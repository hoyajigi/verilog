==> flow/design.v <==
`timescale 1ns / 1ps
module FullAdder(
    input [31:0] In,
	 input clk,
    output [31:0] Out
    );
	reg[31:0] Out;
	always @(posedge clk) 
		Out=In+32'b00000000_00000000_00000000_00000100;
endmodule
## Step by step through the tools: FullAdder

The steps from the RTL of FullAdder to its reports follow in flow order.
Lines are those of the file above, counted from 1.
Operators carry their Yosys type and port widths (W data, S select, Z words).
Library cell names are shortened.
Not given: --

| inputs | value |
|---|---|
| top | FullAdder |
| clock port | clk |
| library | sky130hd |
| timing corner | tt_025C_1v80 |

## Word-level counts

Counts by Yosys on the flattened word-level netlist (proc, flatten, opt, wreduce; memories kept). Register bits leave out memories and registers merged into their read ports (data or address); mux counts leave out enables and synchronous resets folded into registers. Print and check cells are left out. Cells with the same type and inputs are merged into one.

| cells by class | value |
|---|---|
| add/sub/neg operators | 1 |

Operator list:

| kind | number |
|---|---|
| $add A32 B3 Y32 const B | 1 |

| bit counts | value |
|---|---|
| bits in registers | 32 |
| input port bits | 33 |
| output and inout port bits | 32 |
| word-level cells | 2 |

## Longest topological paths

Longest topological path by Yosys (ltp), each cell counted once; first at word level (registers and memories cut), then after technology mapping (sequential cells cut; the memories' decode and read muxes count).

| logic depth | value |
|---|---|
| depth in word-level cells | 1 |
| ABC_AREA | 0 |
| mapped depth | 5 |
| gate-level depth less buffers | 5 |

## Mapped cells and area

Source: synth_stat.txt of the flow (Yosys; design flattened, memories mapped). It holds for the ABC_AREA given above (unset counts as 0); a run with the other value may have another netlist.
The area totals of this step are shown rounded.

| mapped netlist | value |
|---|---|
| standard cells after synthesis | 112 |
| cell area after synthesis | 1,235 sq um |
| area of sequential cells | 640.6 sq um |
| mapped flip-flops | 32 |
| buffer cells | 0 |

Cells by type:

| cell type | number | area in all (sq um) |
|---|---|---|
| dfxtp_1 | 32 | 640.614 |
| xnor2_1 | 19 | 166.41 |
| xor2_1 | 9 | 78.826 |
| nor4_4 | 3 | 63.811 |
| nand3_1 | 10 | 50.048 |
| nand2_1 | 10 | 37.536 |
| nand4_1 | 6 | 37.536 |
| and3_1 | 4 | 25.024 |
| nor2_1 | 6 | 22.522 |
| nand4_4 | 1 | 21.27 |
| nand3_4 | 1 | 17.517 |
| nor3_1 | 3 | 15.014 |
| ha_1 | 1 | 12.512 |
| nand4_2 | 1 | 12.512 |
| inv_1 | 3 | 11.261 |
| nand3_2 | 1 | 10.01 |
| nor4_1 | 1 | 6.256 |
| or2_1 | 1 | 6.256 |

## Path before layout

Path of least setup slack by OpenSTA after synthesis, without wires, with an ideal clock, recovery checks aside; 20% of the period is set as input and as output delay. Where synthesis merged equal registers, the netlist keeps one of their names.

| timing post-synthesis | value |
|---|---|
| path kind | input to register |
| start point | in In[2] |
| end point | reg Out[30] |
| period | 2.26 ns |
| input delay | 0.452 ns |
| library setup time | 0.118 ns |
| launch time at the first pin | 0.452 ns |
| arrival time | 1.430 ns |
| data required time | 2.142 ns |
| setup slack | 0.712 ns |
| delay of the path | 1.096 ns |
| stages on the path | 5 |
| buffers on the path | 0 |
| period reached after synthesis | 1.548 ns |

"delay of the path" is the arrival time less input delay plus setup time.
"stages on the path": output pins that drive a net of the path, with the launching flip-flop's if there is one; two outputs of one cell count as two.
"period reached after synthesis" = period - worst setup slack (recovery checks aside). The figure is calculated, with input and output delays left at 20% of the set period.
The rows between start and end are the longest chain of elaborated cells between them; the timing report does not say that the signal goes this way. Where chains are equally long, one stands for them.
A line is the first line of the expression or statement that the cell stems from. Yosys adds cells for indexed reads and writes and turns some case tables into memories.

| on the way, post-synthesis | value |
|---|---|
| path through | ha_1 -> nand3_1 -> nor4_4 -> nand4_1 -> xnor2_1 |
| cells in the longest elaborated chain | 1 |
| elaborated cells on any way between the ends | 1 |
| RTL lines with such cells | 1 |
| those cells by class | add/sub: 1 |

RTL lines, path post-synthesis:

| item | RTL line | RTL |
|---|---|---|
| start: declaration | 3 | `input [31:0] In,` |
| $add A32 B3 Y32 | 9 | `Out=In+32'b00000000_00000000_00000000_00000100;` |
| end: assignment | 9 |  |
| end: declaration | 5 | `output [31:0] Out` |

## Path in the finished layout

From the final timing report of run 1: the path of least setup slack in the routed layout; clock arrival at registers is part of the times.

| timing post-layout | value |
|---|---|
| path kind | register to output |
| start point | reg Out[4] |
| end point | out Out[4] |
| period | 1.48 ns |
| output delay | 0.30 ns |
| launch time at the first pin | 0.27 ns |
| arrival time | 1.13 ns |
| data required time | 1.18 ns |
| setup slack | 0.05 ns |
| stages on the path | 2 |
| buffers on the path | 1 |

| on the way, post-layout | value |
|---|---|
| path through | dfxtp_1 -> clkdlybuf4s50_1 |
| cells in the longest elaborated chain | 0 |
| elaborated cells on any way between the ends | 0 |
| RTL lines with such cells | 0 |

RTL lines, path post-layout:

| item | RTL line | RTL |
|---|---|---|
| start: declaration | 5 | `output [31:0] Out` |
| start: assignment | 9 | `Out=In+32'b00000000_00000000_00000000_00000100;` |
| end: declaration | 5 |  |

Wiki page: FullAdder / flow data

Module FullAdder, platform sky130hd: 2 stored runs of the flow (Yosys, OpenROAD) with differing settings, in no particular order. Input and output delays are each 20% of the period that was set; the output load is 0.01 pF.
"period achieved" means the clock period less the worst setup slack. The figure is calculated, with input and output delays left at 20% of the set period.
"worst path time" means the part of the period allowed to the worst setup path (the constraints hold back 20% at inputs and 20% at outputs) less its slack; where the path has registers, the arrival times of their clocks count too.
"total power of the final layout" rests on the timing tool's default activity at the inputs, not on a simulated workload.
Measured values are rounded.
Among the settings, - means not set for that run.

| run name | period_ns | CORE_UTILIZATION | PLACE_DENSITY_LB_ADDON | CORE_ASPECT_RATIO | TNS_END_PERCENT | GPL_TIMING_DRIVEN | SLEW_MARGIN | CAP_MARGIN | CORE_MARGIN | synthesized cell area (sq um) | full die area (sq um) | standard-cell area after layout (sq um) | utilization after layout | setup slack of the critical path (ns) | total negative slack on setup checks (ns) | final worst hold slack (ns) | total power of the final layout (mW) | period achieved (ns) | worst path time (ns) | worst setup path kind |
|---|---|---|---|---|---|---|---|---|---|---|---|---|---|---|---|---|---|---|---|---|
| run 1 | 1.48 | 30 | 0.3 | 0.56 | 100 | 0 | 15 | 20 | 2 | 1,235 | 4,667 | 2,132 | 0.542 | 0.052 | 0.000 | 0.258 | 2.052 | 1.428 | 1.13 | register to output |
| run 2 | 0.951 | 40 | - | - | - | - | 20 | 20 | 2 | 1,235 | 3,548 | 2,357 | 0.785 | -0.026 | -0.258 | 0.064 | 2.845 | 0.977 | 0.79 | register to output |
