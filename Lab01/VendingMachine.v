==> flow/design.v <==
module VendingMachine(clk,rst,InCoin,Button,Can,OutCoin);
	input clk, rst;
	input[1:0] InCoin;
	input Button;
	output OutCoin, Can;
	reg OutCoin, Can;
	reg[4:0] State, NextState;
	always @(posedge clk or posedge rst)
	begin
		if(rst)
			State <= 5'd0;
		else
			State <= NextState;
	end
	always @(State or InCoin or Button)
	begin
		case(State)
		5'd10: NextState = (Button)?5'd25:5'd10;
		5'd11: NextState = 5'd10;
		5'd12: NextState = 5'd11;
		5'd13: NextState = 5'd12;
		5'd14: NextState = 5'd13;
		5'd15: NextState = 5'd14;
		5'd25: NextState = 5'd24;
		5'd24: NextState = 5'd23;
		5'd23: NextState = 5'd22;
		5'd22: NextState = 5'd21;
		5'd21: NextState = 5'd20;
		5'd20: NextState = 5'd19;
		5'd19: NextState = 5'd18;
		5'd18: NextState = 5'd17;
		5'd17: NextState = 5'd16;
		5'd16: NextState = 5'd0;
		default:
		begin
			case(InCoin)
			2'd1: NextState = State + 5'd1;
			2'd2: NextState = State + 5'd5;
			default: NextState = State;
			endcase
		end
		endcase
	end
	always @(State)
	begin
		case(State)
		5'd11: {OutCoin,Can} = 2'b10;
		5'd12: {OutCoin,Can} = 2'b10;
		5'd13: {OutCoin,Can} = 2'b10;
		5'd14: {OutCoin,Can} = 2'b10;
		5'd15: {OutCoin,Can} = 2'b10;
		5'd25: {OutCoin,Can} = 2'b01;
		5'd24: {OutCoin,Can} = 2'b10;
		5'd23: {OutCoin,Can} = 2'b10;
		5'd22: {OutCoin,Can} = 2'b10;
		5'd21: {OutCoin,Can} = 2'b10;
		5'd20: {OutCoin,Can} = 2'b10;
		5'd19: {OutCoin,Can} = 2'b10;
		5'd18: {OutCoin,Can} = 2'b10;
		5'd17: {OutCoin,Can} = 2'b10;
		5'd16: {OutCoin,Can} = 2'b10;
		default: {OutCoin,Can} = 2'b00;
		endcase
	end
endmodule
Reports on VendingMachine
The steps from the RTL of VendingMachine to its reports follow in flow order.
Lines are those of the file above, counted from 1.
The mark - stands for no value.
Design
  top module: VendingMachine
  clock input: clk
  cell library: sky130hd
  timing corner: tt_025C_1v80

Word level
Source: Yosys, flattened and elaborated, memories not mapped. Widths are those after wreduce. Registers that Yosys merges into a memory's read port (data or address) are not register bits. Print and check cells do not count. Equal cells are merged and count once.
Yosys's memory passes give these memory sizes; they may raise the number of words (mostly to a power of two), join words into wider ones and drop unused or constant bits.
Operators by class
  add/sub/neg operators: 2
  equality and inequality tests: 18
  muxes and demuxes: 3
  reductions and logical operators: 1
Operator list (number)
  case mux 5 bit (select 16 bit): 1
  equality test 5 bit (second input constant): 10
  equality test 5 x 4 -> 1 bit (second input constant): 6
  nonzero test 18 bit: 1
  case mux 5 bit (select 2 bit): 1
  adder 5 x 1 -> 5 bit (second input constant): 1
  adder 5 x 3 -> 5 bit (second input constant): 1
  two-way mux 5 bit: 1
  equality test 2 x 1 -> 1 bit (second input constant): 1
  equality test 2 bit (second input constant): 1
Storage and ports
  register bits: 5
  ROM bits: 64
  memories: 1
  elaborated cells: 26
Memory list
  (name not given): words 32, bits a word 2, read ports 1, write ports 0, line 46  | case(State)

Longest topological paths
Depth = most cells in a row (Yosys ltp): at word level without a register or memory, in the mapped netlist without a sequential cell, where the memories' decode and read muxes count.
Depth
  word-level depth: 3
  ABC_AREA: 0
  mapped depth: 7
  mapped depth without buffers: 7

Mapped cells and area
The flow's flattened synthesis, as Yosys stat reports it; memories are mapped. The netlist is that of the ABC_AREA named above (0 if unset); the other value can give another one.
Totals and module areas in this step are rounded.
Synthesis totals
  cell count: 75
  chip area (Yosys): 0.000609 mm2
  flip-flops: 5
Cells by type
  sky130_fd_sc_hd__dfrtp_1: number 5, total area 125.12 um2
  sky130_fd_sc_hd__ha_1: number 6, total area 75.072 um2
  sky130_fd_sc_hd__o21ai_0: number 7, total area 35.034 um2
  sky130_fd_sc_hd__xnor2_1: number 3, total area 26.275 um2
  sky130_fd_sc_hd__nor2_1: number 6, total area 22.522 um2
  sky130_fd_sc_hd__a21oi_1: number 4, total area 20.019 um2
  sky130_fd_sc_hd__a221o_1: number 2, total area 20.019 um2
  sky130_fd_sc_hd__mux2i_1: number 2, total area 20.019 um2
  sky130_fd_sc_hd__o21ai_1: number 4, total area 20.019 um2
  sky130_fd_sc_hd__inv_1: number 5, total area 18.768 um2
  sky130_fd_sc_hd__xor2_1: number 2, total area 17.517 um2
  sky130_fd_sc_hd__a311oi_2: number 1, total area 15.014 um2
  sky130_fd_sc_hd__buf_2: number 3, total area 15.014 um2
  sky130_fd_sc_hd__o221ai_2: number 1, total area 15.014 um2
  sky130_fd_sc_hd__a31oi_1: number 2, total area 12.512 um2
  sky130_fd_sc_hd__buf_6: number 1, total area 11.261 um2
  sky130_fd_sc_hd__nand2_1: number 3, total area 11.261 um2
  sky130_fd_sc_hd__or3_4: number 1, total area 11.261 um2
Not listed: further types 17, cells in them 17.

Worst setup path after synthesis
Source: OpenSTA report_checks on the synthesized netlist (no wires, ideal clock, input and output delay 20% of the period each), path of least setup slack; recovery checks are left aside. Register names are those of the netlist, which keeps one name where synthesis merged equal registers.
Path after synthesis
  path type: register to output
  start: register State[0]
  end: output OutCoin
  clock period: 2160 ps
  output delay: 432 ps
  time at the first pin: 0 ps
  arrival: 1204 ps
  slack: 524 ps
  delay of the path: 1204 ps
  stages on the path: 7
  path buffers: 1
  synthesis period reached: 1636 ps
"delay of the path" = arrival - input delay + setup time.
At an output port there is no setup time.
"stages on the path" counts driving pins, that of a launching flip-flop among them; a cell with two outputs on the path counts twice.
"synthesis period reached" is the clock period less the worst setup slack; recovery checks do not enter. This is arithmetic on one report: input and output delays are still those of the set period (20% each).
The rows between start and end are the longest chain of elaborated cells between them; the timing report does not say that the signal goes this way. Where chains are equally long, one stands for them.
Each line given opens the expression or statement behind the cell; cells for indexed reads and writes are added by Yosys, which also makes memories of some case tables.
The chain passes a memory read, where the word-level depth is cut; so it can be longer than that depth.
Between the ends, after synthesis
  cells stage by stage: sky130_fd_sc_hd__dfrtp_1 > sky130_fd_sc_hd__inv_1 > sky130_fd_sc_hd__ha_1 > sky130_fd_sc_hd__buf_2 > sky130_fd_sc_hd__nand2b_1 > sky130_fd_sc_hd__a21bo_2 > sky130_fd_sc_hd__o31ai_1
  length of the longest elaborated chain: 1
  elaborated cells between the ends (all ways): 1
  RTL lines with such cells: 1
  those cells by class: 1 x memory
Ends and longest elaborated chain, after synthesis
  start: declaration: line 7  | reg[4:0] State, NextState;
  start: assignment: line 11  | State <= 5'd0;
  start: assignment: line 13  | State <= NextState;
  memory (32 x 2 bit): line 46  | case(State)
  end: declaration: line 5  | output OutCoin, Can;

Worst path after layout
From the final timing report of run A: the path of least setup slack in the routed layout; clock arrival at registers is part of the times.
The path's times are printed in steps of 10 ps; the period is the one set.
Path post-layout
  path type: register to output
  start: register State[0]
  end: output OutCoin
  clock period: 2680 ps
  output delay: 540 ps
  time at the first pin: 220 ps
  arrival: 1920 ps
  slack: 230 ps
  stages on the path: 7
  path buffers: 1
The rows between start and end are the longest chain of elaborated cells between them; the timing report does not say that the signal goes this way. Where chains are equally long, one stands for them.
The chain passes a memory read, where the word-level depth is cut; so it can be longer than that depth.
Between the ends, post-layout
  cells stage by stage: sky130_fd_sc_hd__dfrtp_1 > sky130_fd_sc_hd__inv_1 > sky130_fd_sc_hd__ha_1 > sky130_fd_sc_hd__nand2b_1 > sky130_fd_sc_hd__a21bo_2 > sky130_fd_sc_hd__o31ai_1 > sky130_fd_sc_hd__clkdlybuf4s50_1
  length of the longest elaborated chain: 1
  elaborated cells between the ends (all ways): 1
  RTL lines with such cells: 1
  those cells by class: 1 x memory
Ends and longest elaborated chain, post-layout
  start: declaration: line 7  | reg[4:0] State, NextState;
  start: assignment: line 11  | State <= 5'd0;
  start: assignment: line 13  | State <= NextState;
  memory (32 x 2 bit): line 46  | case(State)
  end: declaration: line 5  | output OutCoin, Can;

Top module VendingMachine; platform sky130hd; tools Yosys and OpenROAD; 2 stored runs in no particular order. Input and output delays are each 20% of the period that was set; the output load is 0.01 pF.
"achieved clock period" is the run's clock period less its worst setup slack. It is reckoned from that one timing run; input and output delays stay at 20% of the period that was set.
"worst setup path time" is the time allowed to the run's worst setup path (the clock period less input and output delay, where it has them) less its slack. Clock arrival times count: a late capture clock shortens it, a late launch clock lengthens it.
"power" is the tool's figure for a default switching activity; nothing was simulated.
"worst setup path time" is given in steps of 10 ps.
Results are given in rounded form.
[run A] settings: period_ns=2.68, CORE_UTILIZATION=24, PLACE_DENSITY_LB_ADDON=0.05, CORE_ASPECT_RATIO=0.68, CELL_PAD_IN_SITES_GLOBAL_PLACEMENT=0, GPL_TIMING_DRIVEN=1, GPL_ROUTABILITY_DRIVEN=0, CAP_MARGIN=20, CORE_MARGIN=2, SLEW_MARGIN=20
[run A] result: chip area after synthesis (Yosys) 0.000609 mm2, die area 0.00297 mm2, standard-cell area of the final layout 0.000749 mm2, utilization 30.3 %, worst setup slack after layout 227 ps, total negative slack 0 ps, power 1040 µW, achieved clock period 2453 ps, worst setup path time 1920 ps, worst setup path kind register to output
[run B] settings: period_ns=1.1, CORE_UTILIZATION=40, SETUP_SLACK_MARGIN=0.08, PLACE_DENSITY=0.54, GPL_TIMING_DRIVEN=1, CAP_MARGIN=20, CORE_MARGIN=2, SLEW_MARGIN=20
[run B] result: chip area after synthesis (Yosys) 0.000609 mm2, die area 0.00185 mm2, standard-cell area of the final layout 0.00104 mm2, utilization 70.7 %, worst setup slack after layout -562 ps, total negative slack -3620 ps, power 3670 µW, achieved clock period 1662 ps, worst setup path time 1660 ps, worst setup path kind register to register
